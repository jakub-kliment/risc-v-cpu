==> flow/design.v <==
module leds (
    input  wire         clk_i,
    input  wire         rst_ni,
    input  wire         en_i,
    input  wire         we_i,
    input  wire [ 31:0] waddr_i,
    input  wire [ 31:0] wdata_i,
    output wire [119:0] led_r_o,
    output wire [119:0] led_g_o,
    output wire [119:0] led_b_o
);
  localparam NUM_COLS = 12;
  localparam NUM_ROWS = 10;
  localparam TOTAL_LEDS = NUM_COLS * NUM_ROWS;
  localparam BASE_ADDR = 32'h50000000;
  wire [3:0] col_w;
  wire [3:0] row_w;
  wire update_r_w, update_g_w, update_b_w;
  wire [ 15:0] new_val_w;
  wire         is_base_addr_w;
  wire [119:0] update_mask_w;
  wire [119:0] new_values_w;
  reg [119:0] led_r_r, led_g_r, led_b_r;
  assign col_w          = wdata_i[3:0];
  assign row_w          = wdata_i[7:4];
  assign update_r_w     = wdata_i[8];
  assign update_g_w     = wdata_i[9];
  assign update_b_w     = wdata_i[10];
  assign new_val_w      = wdata_i[31:16];
  assign is_base_addr_w = (waddr_i == BASE_ADDR);
  genvar i, j;
  generate
    for (i = 0; i < NUM_ROWS; i = i + 1) begin : gen_rows
      for (j = 0; j < NUM_COLS; j = j + 1) begin : gen_cols
        localparam led_index = i * NUM_COLS + j;
        wire update_this_led_w = 
                    ((col_w == 4'b1111 || col_w == j) && (row_w == 4'b1111 || row_w == i)) ||
                    (col_w == j && row_w == 4'b1111) ||
                    (row_w == i && col_w == 4'b1111);
        wire [2:0] color_update_w = {update_b_w, update_g_w, update_r_w} & {3{update_this_led_w}};
        assign update_mask_w[led_index] = |color_update_w;
        wire new_led_value_w = 
                    (col_w == 4'b1111 && row_w == 4'b1111) ? new_val_w[0] :
                    (col_w == j && row_w == 4'b1111) ? new_val_w[i] :
                    (row_w == i && col_w == 4'b1111) ? new_val_w[j] : 
                    new_val_w[0];
        assign new_values_w[led_index] = new_led_value_w;
      end
    end
  endgenerate
  always @(posedge clk_i) begin
    if (~rst_ni) begin
      led_r_r <= {TOTAL_LEDS{1'b0}};
      led_g_r <= {TOTAL_LEDS{1'b0}};
      led_b_r <= {TOTAL_LEDS{1'b0}};
    end else if (en_i && we_i && is_base_addr_w) begin
      led_r_r <= (led_r_r & ~update_mask_w) | (new_values_w & update_mask_w & {TOTAL_LEDS{update_r_w}});
      led_g_r <= (led_g_r & ~update_mask_w) | (new_values_w & update_mask_w & {TOTAL_LEDS{update_g_w}});
      led_b_r <= (led_b_r & ~update_mask_w) | (new_values_w & update_mask_w & {TOTAL_LEDS{update_b_w}});
    end
  end
  assign led_r_o = led_r_r;
  assign led_g_o = led_g_r;
  assign led_b_o = led_b_r;
endmodule
# --- Tool chain data of leds ---
# What the tools print for leds, step after step.
# Lines are those of the file above, counted from 1.
# Cell names lack the library's common part.
design:
  top: "leds"
  clk_port: "clk_i"
  library: "sky130hd"
  lib_corner: "tt_025C_1v80"

# --- Word-level counts ---
# Counts by Yosys on the flattened word-level netlist (proc, flatten, opt, wreduce; memories kept). Register bits leave out memories and registers merged into their read ports (data or address); mux counts leave out enables and synchronous resets folded into registers. Print and check cells are left out. Cells with the same type and inputs are merged into one.
word_totals:
  out_inout_bits: 360
  wordCells: 1034
  input_bits: 68
  ff_bits: 360
classes:
  n_mux: 348
  reduce_and_logical: 529
  eq_ne: 23
  n_logic: 131
op_table:
  columns: ["cell", "n"]
  rows:
  - ["bitwise AND 120 bit", 7]
  - ["OR 120 bit", 3]
  - ["bitwise AND 3 bit", 120]
  - ["OR reduction 3 bit", 120]
  - ["two-way mux 1 bit", 348]
  - ["logical OR 1 bit", 262]
  - ["logical AND 1 bit", 145]
  - ["NOT 120 bit", 1]
  - ["== test 32 x 31 -> 1 bit with constant B", 1]
  - ["== test 4 x 3 -> 1 bit with constant B", 8]
  - ["== test 4 bit with constant B", 8]
  - ["== test 4 x 2 -> 1 bit with constant B", 4]
  - ["== test 4 x 1 -> 1 bit with constant B", 2]
  - ["logical NOT 4 bit", 2]

# --- Longest topological paths ---
# Yosys ltp: most cells in a row. Word level: on the elaborated netlist, between registers, memories and ports. Mapped: between sequential cells and ports; inverters and the memories' decode and read muxes count.
logic_depth:
  word_depth: 10
  abc_area: 0
  ltp_mapped: 9
  mapped_depth_nobuf: 5

# --- Mapped cells and area ---
# Yosys stat after the flow's synthesis: flattened, memories mapped to cells. It holds for the ABC_AREA given above (unset counts as 0); a run with the other value may have another netlist.
# Totals and module areas in this step are rounded.
mapped:
  area_mm2: 0.018
  flip_flops: 360
  buffers: 271
  mapped_cells: 2166
by_type:
  columns: ["cell", "n", "type_area_um2"]
  rows:
  - ["dfxtp_1", 360, 7.21E+03]
  - ["o211ai_1", 227, 1.7E+03]
  - ["o21ai_0", 265, 1.33E+03]
  - ["a21oi_1", 161, 805.773]
  - ["clkbuf_1", 181, 679.402]
  - ["nand2_1", 152, 570.547]
  - ["o22ai_1", 83, 519.248]
  - ["nor2_1", 127, 476.707]
  - ["o31ai_1", 62, 465.446]
  - ["nand4_1", 64, 400.384]
  - ["nor3_1", 62, 310.298]
  - ["buf_2", 60, 300.288]
  - ["nand3_1", 48, 240.23]
  - ["a21boi_0", 31, 232.723]
  - ["nor4_2", 15, 187.68]
  - ["o21ai_1", 28, 140.134]
  - ["o2111ai_1", 15, 131.376]
  - ["a32o_1", 12, 120.115]
# Other cell types: 56; their cells: 213.

# --- Timing after synthesis ---
# Path of least setup slack by OpenSTA after synthesis, without wires, with an ideal clock, recovery checks aside; 20% of the period is set as input and as output delay. Where synthesis merged equal registers, the netlist keeps one of their names.
synth_path:
  path_type: "input to register"
  from: "input port waddr_i[0]"
  to: "register led_b_r[117]"
  setup_slack_ns: 0.618
  driving_pins: 6
  tclk_ns: 2.82
  path_buffers: 1
  input_delay_ns: 0.564
  t_required_ns: 2.703
  setup_ns: 0.117
  path_delay_ns: 1.638
  arrival_time_ns: 2.085
  period_less_setup_slack_ns: 2.202
# "path_delay_ns" = arrival - input delay + setup time.
# "driving_pins" counts driving pins, that of a launching flip-flop among them; a cell with two outputs on the path counts twice.
# "period_less_setup_slack_ns" = period - worst setup slack (recovery checks aside). The figure is calculated, with input and output delays left at 20% of the set period.
# The rows between start and end are the longest chain of elaborated cells between them; the timing report does not say that the signal goes this way. Where chains are equally long, one stands for them.
# Each line given opens the expression or statement behind the cell; cells for indexed reads and writes are added by Yosys, which also makes memories of some case tables.
synth_between:
  path_cell_list: "nor4_2 and4_1 buf_2 nand4_1 or2_2 a32o_1"
  elab_chain_cells: 2
synth_rtl:
  columns: ["item", "line_no", "text"]
  rows:
  - ["from (decl)", 6, "input  wire [ 31:0] waddr_i,"]
  - ["== test 32 x 31 -> 1 bit", 30, "assign is_base_addr_w = (waddr_i == BASE_ADDR);"]
  - ["logical AND 1 bit", 56, "end else if (en_i && we_i && is_base_addr_w) begin"]
  - ["to (assign)", 55, "led_b_r <= {TOTAL_LEDS{1'b0}};"]
  - ["to (assign)", 59, "led_b_r <= (led_b_r & ~update_mask_w) | (new_values_w & update_mask_w & {TOTAL_LEDS{update_b_w}});"]
  - ["to (decl)", 23, "reg [119:0] led_r_r, led_g_r, led_b_r;"]

leds on sky130hd: 2 stored runs with different settings, listed in no order. Input and output delays are each 20% of the period that was set; the output load is 0.01 pF.

--- entry A ---
==> flow/run.sh <==
#!/bin/bash
# the make line also repeats the synthesis and layout settings of config.mk as NAME=value (left out here)
make -C /OpenROAD-flow-scripts/flow DESIGN_CONFIG=/design/flow/config.mk WORK_HOME=/design/flow/orfs CLKGATE_MAP_FILE= finish
==> flow/config.mk <==
export PLATFORM = sky130hd
export DESIGN_NAME = leds
export DESIGN_NICKNAME = leds
export VERILOG_FILES = /design/flow/design.v
export SDC_FILE = /design/flow/constraint.sdc
export NUM_CORES = 4
export LEC_CHECK = 0
export CAP_MARGIN = 15
export CELL_PAD_IN_SITES_DETAIL_PLACEMENT = 2
export CORE_ASPECT_RATIO = 0.83
export CORE_MARGIN = 2
export CORE_UTILIZATION = 46
export CTS_CLUSTER_DIAMETER = 316
export GPL_ROUTABILITY_DRIVEN = 1
export HOLD_SLACK_MARGIN = 0.27
export MAX_ROUTING_LAYER = met4
export MIN_ROUTING_LAYER = met2
export PLACE_DENSITY = 0.87
export SLEW_MARGIN = 20
export TNS_END_PERCENT = 5
==> flow/constraint.sdc <==
create_clock -name core_clock -period 1.85 [get_ports {clk_i}]
set_input_delay 0.3700 -clock core_clock [delete_from_list [all_inputs] [get_ports {clk_i}]]
set_output_delay 0.3700 -clock core_clock [all_outputs]
set_load 0.01 [all_outputs]

==> results, as YAML <==
outcome: "not finished: placement ended with error DPL-0033"

--- entry B ---
==> flow/run.sh <==
#!/bin/bash
# the make line also repeats the synthesis and layout settings of config.mk as NAME=value (left out here)
make -C /OpenROAD-flow-scripts/flow DESIGN_CONFIG=/design/flow/config.mk WORK_HOME=/design/flow/orfs CLKGATE_MAP_FILE= finish
==> flow/config.mk <==
export PLATFORM = sky130hd
export DESIGN_NAME = leds
export DESIGN_NICKNAME = leds
export VERILOG_FILES = /design/flow/design.v
export SDC_FILE = /design/flow/constraint.sdc
export NUM_CORES = 4
export LEC_CHECK = 0
export ABC_AREA = 1
export CAP_MARGIN = 40
export CELL_PAD_IN_SITES_GLOBAL_PLACEMENT = 3
export CORE_MARGIN = 2
export CORE_UTILIZATION = 71
export CTS_CLUSTER_SIZE = 44
export GPL_ROUTABILITY_DRIVEN = 0
export GPL_TIMING_DRIVEN = 1
export PLACE_DENSITY_LB_ADDON = 0.07
export SLEW_MARGIN = 20
export TNS_END_PERCENT = 10
==> flow/constraint.sdc <==
create_clock -name core_clock -period 2.66 [get_ports {clk_i}]
set_input_delay 0.5320 -clock core_clock [delete_from_list [all_inputs] [get_ports {clk_i}]]
set_output_delay 0.5320 -clock core_clock [all_outputs]
set_load 0.01 [all_outputs]

==> results, as YAML <==
outcome: "not finished: placement ended with error FLW-0024"
