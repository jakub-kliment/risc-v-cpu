==> flow/design.v <==
module buttons (
    input  wire        clk_i,
    input  wire        rst_ni,
    input  wire        en_i,
    input  wire        we_i,
    input  wire [31:0] addr_i,
    input  wire [31:0] wdata_i,
    input  wire [ 9:0] push_i,
    input  wire [ 7:0] switch_i,
    output wire [31:0] rdata_o,
    output wire        irq_o
);
    reg [31:0] val_r;
    reg [31:0] src_r;
    reg [31:0] next_src_r;
    reg [31:0] ptm_r;
    reg [31:0] stm_r;
    reg [31:0] addr_r;
    reg        read_r;
    localparam VAL_ADDR = 32'h70000000;
    localparam SRC_ADDR = 32'h70000004;
    localparam PTM_ADDR = 32'h70000008;
    localparam STM_ADDR = 32'h7000000C;
    localparam SRC_MASK = 32'h00FF03FF;
    localparam PTM_MASK = 32'h000FFFFF;
    localparam STM_MASK = 32'h0000FFFF;
    localparam ACTIVE_LOW   = 2'b00;
    localparam RISING_EDGE  = 2'b01;
    localparam FALLING_EDGE = 2'b10;
    localparam ACTIVE_HIGH  = 2'b11;
    always @(*) begin
        next_src_r = src_r;
        for (integer i = 0; i < 10; i = i + 1) begin
            case (ptm_r[2*i+:2])
                ACTIVE_LOW: begin
                    if (!push_i[i]) begin
                        next_src_r[i] = 1'b1;
                    end
                end
                RISING_EDGE: begin
                    if (!val_r[i] && push_i[i]) begin
                        next_src_r[i] = 1'b1;
                    end
                end
                FALLING_EDGE: begin
                    if (val_r[i] && !push_i[i]) begin
                        next_src_r[i] = 1'b1;
                    end
                end
                ACTIVE_HIGH: begin
                    if (push_i[i]) begin
                        next_src_r[i] = 1'b1;
                    end
                end
                default: begin
                    next_src_r[i] = 1'b0;
                end
            endcase
        end
        for (integer i = 0; i < 8; i = i + 1) begin
            case (stm_r[2*i+:2])
                ACTIVE_LOW: begin
                    if (!switch_i[i]) begin
                        next_src_r[i + 16] = 1'b1;
                    end
                end
                RISING_EDGE: begin
                    if (!val_r[i + 16] && switch_i[i]) begin
                        next_src_r[i + 16] = 1'b1;
                    end
                end
                FALLING_EDGE: begin
                    if (val_r[i + 16] && !switch_i[i]) begin
                        next_src_r[i + 16] = 1'b1;
                    end
                end
                ACTIVE_HIGH: begin
                    if (switch_i[i]) begin
                        next_src_r[i + 16] = 1'b1;
                    end
                end
                default: begin
                    next_src_r[i + 16] = 1'b0;
                end
            endcase
        end
    end
    always @(posedge clk_i) begin
        if (!rst_ni) begin
            val_r    <= 32'h0;
            src_r    <= 32'h0;
            ptm_r    <= PTM_MASK;
            stm_r    <= STM_MASK;
        end else if (en_i && we_i) begin
            case (addr_i)
                SRC_ADDR: begin
                    if (wdata_i == 32'b0) begin
                        src_r <= 32'b0;
                    end
                end
                PTM_ADDR: begin
                    ptm_r <= (wdata_i & PTM_MASK);
                end
                STM_ADDR: begin
                    stm_r <= (wdata_i & STM_MASK);
                end
                default: begin
                end
            endcase
            if (addr_i != SRC_ADDR || wdata_i != 32'b0) begin
                src_r <= next_src_r;
            end
            val_r <= {8'b0, switch_i, 6'b0, push_i};
        end else begin
            src_r <= next_src_r;
            val_r <= {8'b0, switch_i, 6'b0, push_i};
        end
    end
    always @(posedge clk_i) begin
        read_r <= en_i;
        addr_r <= addr_i;
    end
    assign rdata_o = read_r ? (
        addr_r == VAL_ADDR ? val_r :
        addr_r == SRC_ADDR ? src_r :
        32'h0
    ) : 32'h0;
    assign irq_o = src_r != 32'b0;
endmodule
Reports on buttons
The steps from the RTL of buttons to its reports follow in flow order. Lines are those of the file above, counted from 1. Library cell names are shortened. The mark - stands for no value.

Top: buttons. Clock port: clk_i. Cell library: sky130hd. Library corner: tt_025C_1v80.

Word level
Source: Yosys, flattened and elaborated, memories not mapped. Widths are those after wreduce. Registers that Yosys merges into a memory's read port (data or address) are not register bits. Print and check cells do not count. Equal cells are merged and count once.

The entry for word-level cells reads 267. Output and inout port bits: 33. Input bits: 86. The entry for register bits reads 133.

For eq/ne operators the number is 62. For bitwise logic cells the number is 1. Reduce/logical cells: 99. The entry for mux-type cells reads 97.

Operator list (count): 2-to-1 mux 32 bit (7); equality test 32 x 31 -> 1 bit (second input constant) (5); equality test 2 bit (second input constant) (36); parallel mux 1 bit (select 4 bit) (18); 2-to-1 mux 1 bit (72); nonzero test 32 bit (2); logical AND 1 bit (37); zero test 1 bit (36); equality test 2 x 1 -> 1 bit (second input constant) (18); zero test 2 bit (18); inequality test 32 x 31 -> 1 bit (second input constant) (1); zero test 32 bit (1); AND reduction 2 bit (3); inequality test 3 x 1 -> 1 bit (second input constant) (2); AND reduction 4 bit (1); logical OR 1 bit (1); inverter 1 bit (1).

Longest topological paths
Yosys ltp: most cells in a row. Word level: on the elaborated netlist, between registers, memories and ports. Mapped: between sequential cells and ports; inverters and the memories' decode and read muxes count.

Depth in word-level cells: 6. For ABC_AREA the number is 0. The entry for gate-level depth with buffers reads 6. The entry for depth with buffers taken out reads 4.

After synthesis
Yosys stat after the flow's synthesis: flattened, memories mapped to cells. It holds for the ABC_AREA given above (unset counts as 0); a run with the other value may have another netlist.

For sequential part of the area the number is 2102.0 µm². The entry for mapped area reads 4401.7 µm². Mapped cells: 454. Under buffers stands 33. Mapped flip-flops: 105.

Cells by type: dfxtp_1 (count 105, area in all 2.1E+03 µm²); mux2i_1 (count 54, area in all 540.518 µm²); nor2b_1 (count 74, area in all 462.944 µm²); a21oi_1 (count 36, area in all 180.173 µm²); o31ai_1 (count 18, area in all 135.13 µm²); and2_1 (count 18, area in all 112.608 µm²); nor4_1 (count 18, area in all 112.608 µm²); buf_4 (count 14, area in all 105.101 µm²); nor3_1 (count 18, area in all 90.086 µm²); nor4_4 (count 4, area in all 85.082 µm²); inv_1 (count 20, area in all 75.072 µm²); nand2_1 (count 18, area in all 67.565 µm²); nor2_1 (count 18, area in all 67.565 µm²); clkbuf_1 (count 12, area in all 45.043 µm²); nor4b_1 (count 3, area in all 26.275 µm²); nand4_1 (count 4, area in all 25.024 µm²); nor4b_4 (count 1, area in all 23.773 µm²); or4_1 (count 3, area in all 22.522 µm²).

Not listed: further types 10, cells in them 16.

Timing after synthesis
OpenSTA on the mapped netlist: ideal clock, no wires. The path of least setup slack (recovery checks aside). Input and output delay are each 20% of the period. Register names are those of the netlist, which keeps one name where synthesis merged equal registers.

Path type: reg2out. From: register addr_r[0]. To: output rdata_o[16]. For clock period the number is 2.27 ns. The entry for data required time reads 1.816 ns. The entry for launch time at the first pin reads 0.000 ns. Buffers on the path: 2. The entry for output delay reads 0.454 ns. Under path delay stands 1.525 ns. The figure for stages is 7. Under slack stands 0.291 ns. For data arrival time the number is 1.525 ns. Under synthesis period reached stands 1.979 ns.

"path delay" = arrival - input delay + setup time. A path that ends at an output port has no setup time. "stages" counts driving pins, that of a launching flip-flop among them; a cell with two outputs on the path counts twice. "synthesis period reached" is the clock period less the worst setup slack; recovery checks do not enter. This is arithmetic on one report: input and output delays are still those of the set period (20% each). The rows between start and end are the longest chain of elaborated cells between them; the timing report does not say that the signal goes this way. Where chains are equally long, one stands for them. A line is the first line of the expression or statement that the cell stems from. Yosys adds cells for indexed reads and writes and turns some case tables into memories.

Path through: dfxtp_1 -> nor4b_1 -> nand4_1 -> or2_2 -> clkbuf_1 -> buf_1 -> nor2_1. The entry for length of the longest elaborated chain reads 4. For elaborated cells on any way between the ends the number is 5. The figure for source lines of those cells is 3. Those cells by class: 2 x eq/ne; 3 x mux.

Ends and longest elaborated chain, after synthesis: from (decl) (line 18) `reg [31:0] addr_r;`; from (assign) (line 121) `addr_r <= addr_i;`; equality test 32 x 31 -> 1 bit (line 125) `addr_r == SRC_ADDR ? src_r :`; 2-to-1 mux 32 bit (line 125); 2-to-1 mux 32 bit (line 124) `addr_r == VAL_ADDR ? val_r :`; 2-to-1 mux 32 bit (line 123) `assign rdata_o = read_r ? (`; to (decl) (line 10) `output wire [31:0] rdata_o,`.

Worst path after layout
From the final timing report of run 1: the path of least setup slack in the routed layout; clock arrival at registers is part of the times.

Path type: reg2out. From: register addr_r[31]. To: output rdata_o[21]. The entry for output delay reads 0.47 ns. Buffers on the path: 2. The figure for stages is 7. For data arrival time the number is 1.83 ns. The entry for data required time reads 1.87 ns. For clock period the number is 2.34 ns. The entry for launch time at the first pin reads 0.35 ns. Under slack stands 0.04 ns.

The rows between start and end are the longest chain of elaborated cells between them; the timing report does not say that the signal goes this way. Where chains are equally long, one stands for them.

Path through: dfxtp_2 -> nor4bb_4 -> nand4_1 -> or2_4 -> clkbuf_16 -> nor2_4 -> buf_6. The entry for length of the longest elaborated chain reads 4. For elaborated cells on any way between the ends the number is 5. The figure for source lines of those cells is 3. Those cells by class: 2 x eq/ne; 3 x mux.

Ends and longest elaborated chain, post-layout: from (decl) (line 18) `reg [31:0] addr_r;`; from (assign) (line 121) `addr_r <= addr_i;`; equality test 32 x 31 -> 1 bit (line 125) `addr_r == SRC_ADDR ? src_r :`; 2-to-1 mux 32 bit (line 125); 2-to-1 mux 32 bit (line 124) `addr_r == VAL_ADDR ? val_r :`; 2-to-1 mux 32 bit (line 123) `assign rdata_o = read_r ? (`; to (decl) (line 10) `output wire [31:0] rdata_o,`.

Ticket comment

Module buttons, platform sky130hd: 2 stored runs of the flow (Yosys, OpenROAD) with differing settings, in no particular order. Input and output delays are each 20% of the period that was set; the output load is 0.01 pF. "allowed time less slack (worst setup path)" means the part of the period allowed to the worst setup path (the constraints hold back 20% at inputs and 20% at outputs) less its slack; where the path has registers, the arrival times of their clocks count too.

Run 1 has these settings: period_ns 2.34; CORE_UTILIZATION 26; PLACE_DENSITY 0.7; CORE_MARGIN 10; CELL_PAD_IN_SITES_DETAIL_PLACEMENT 0; GPL_TIMING_DRIVEN 0; GPL_ROUTABILITY_DRIVEN 1; CAP_MARGIN 40; SLEW_MARGIN 30. The measured standard-cell area after routing is 6424.9 µm². The worst hold slack in the final report stands at 0.535 ns. The measured area of the synthesized netlist is 4401.7 µm². The measured total die area is 22534.5 µm². The allowed time less slack (worst setup path) is 1.83 ns. Critical path kind: reg2out. For the setup slack of the worst path the run shows 0.044 ns.

Run 2 has these settings: period_ns 2.7; CORE_UTILIZATION 27; PLACE_DENSITY 0.48; CELL_PAD_IN_SITES_GLOBAL_PLACEMENT 0; TNS_END_PERCENT 45; CTS_CLUSTER_SIZE 100; CTS_CLUSTER_DIAMETER 144; MIN_ROUTING_LAYER met2; MAX_ROUTING_LAYER met4; CAP_MARGIN 20; CORE_MARGIN 2; SLEW_MARGIN 20. The measured standard-cell area after routing is 6064.6 µm². The worst hold slack in the final report stands at 0.531 ns. The measured area of the synthesized netlist is 4401.7 µm². The measured total die area is 17339.6 µm². The allowed time less slack (worst setup path) is 2.11 ns. Critical path kind: reg2out. For the setup slack of the worst path the run shows 0.047 ns.
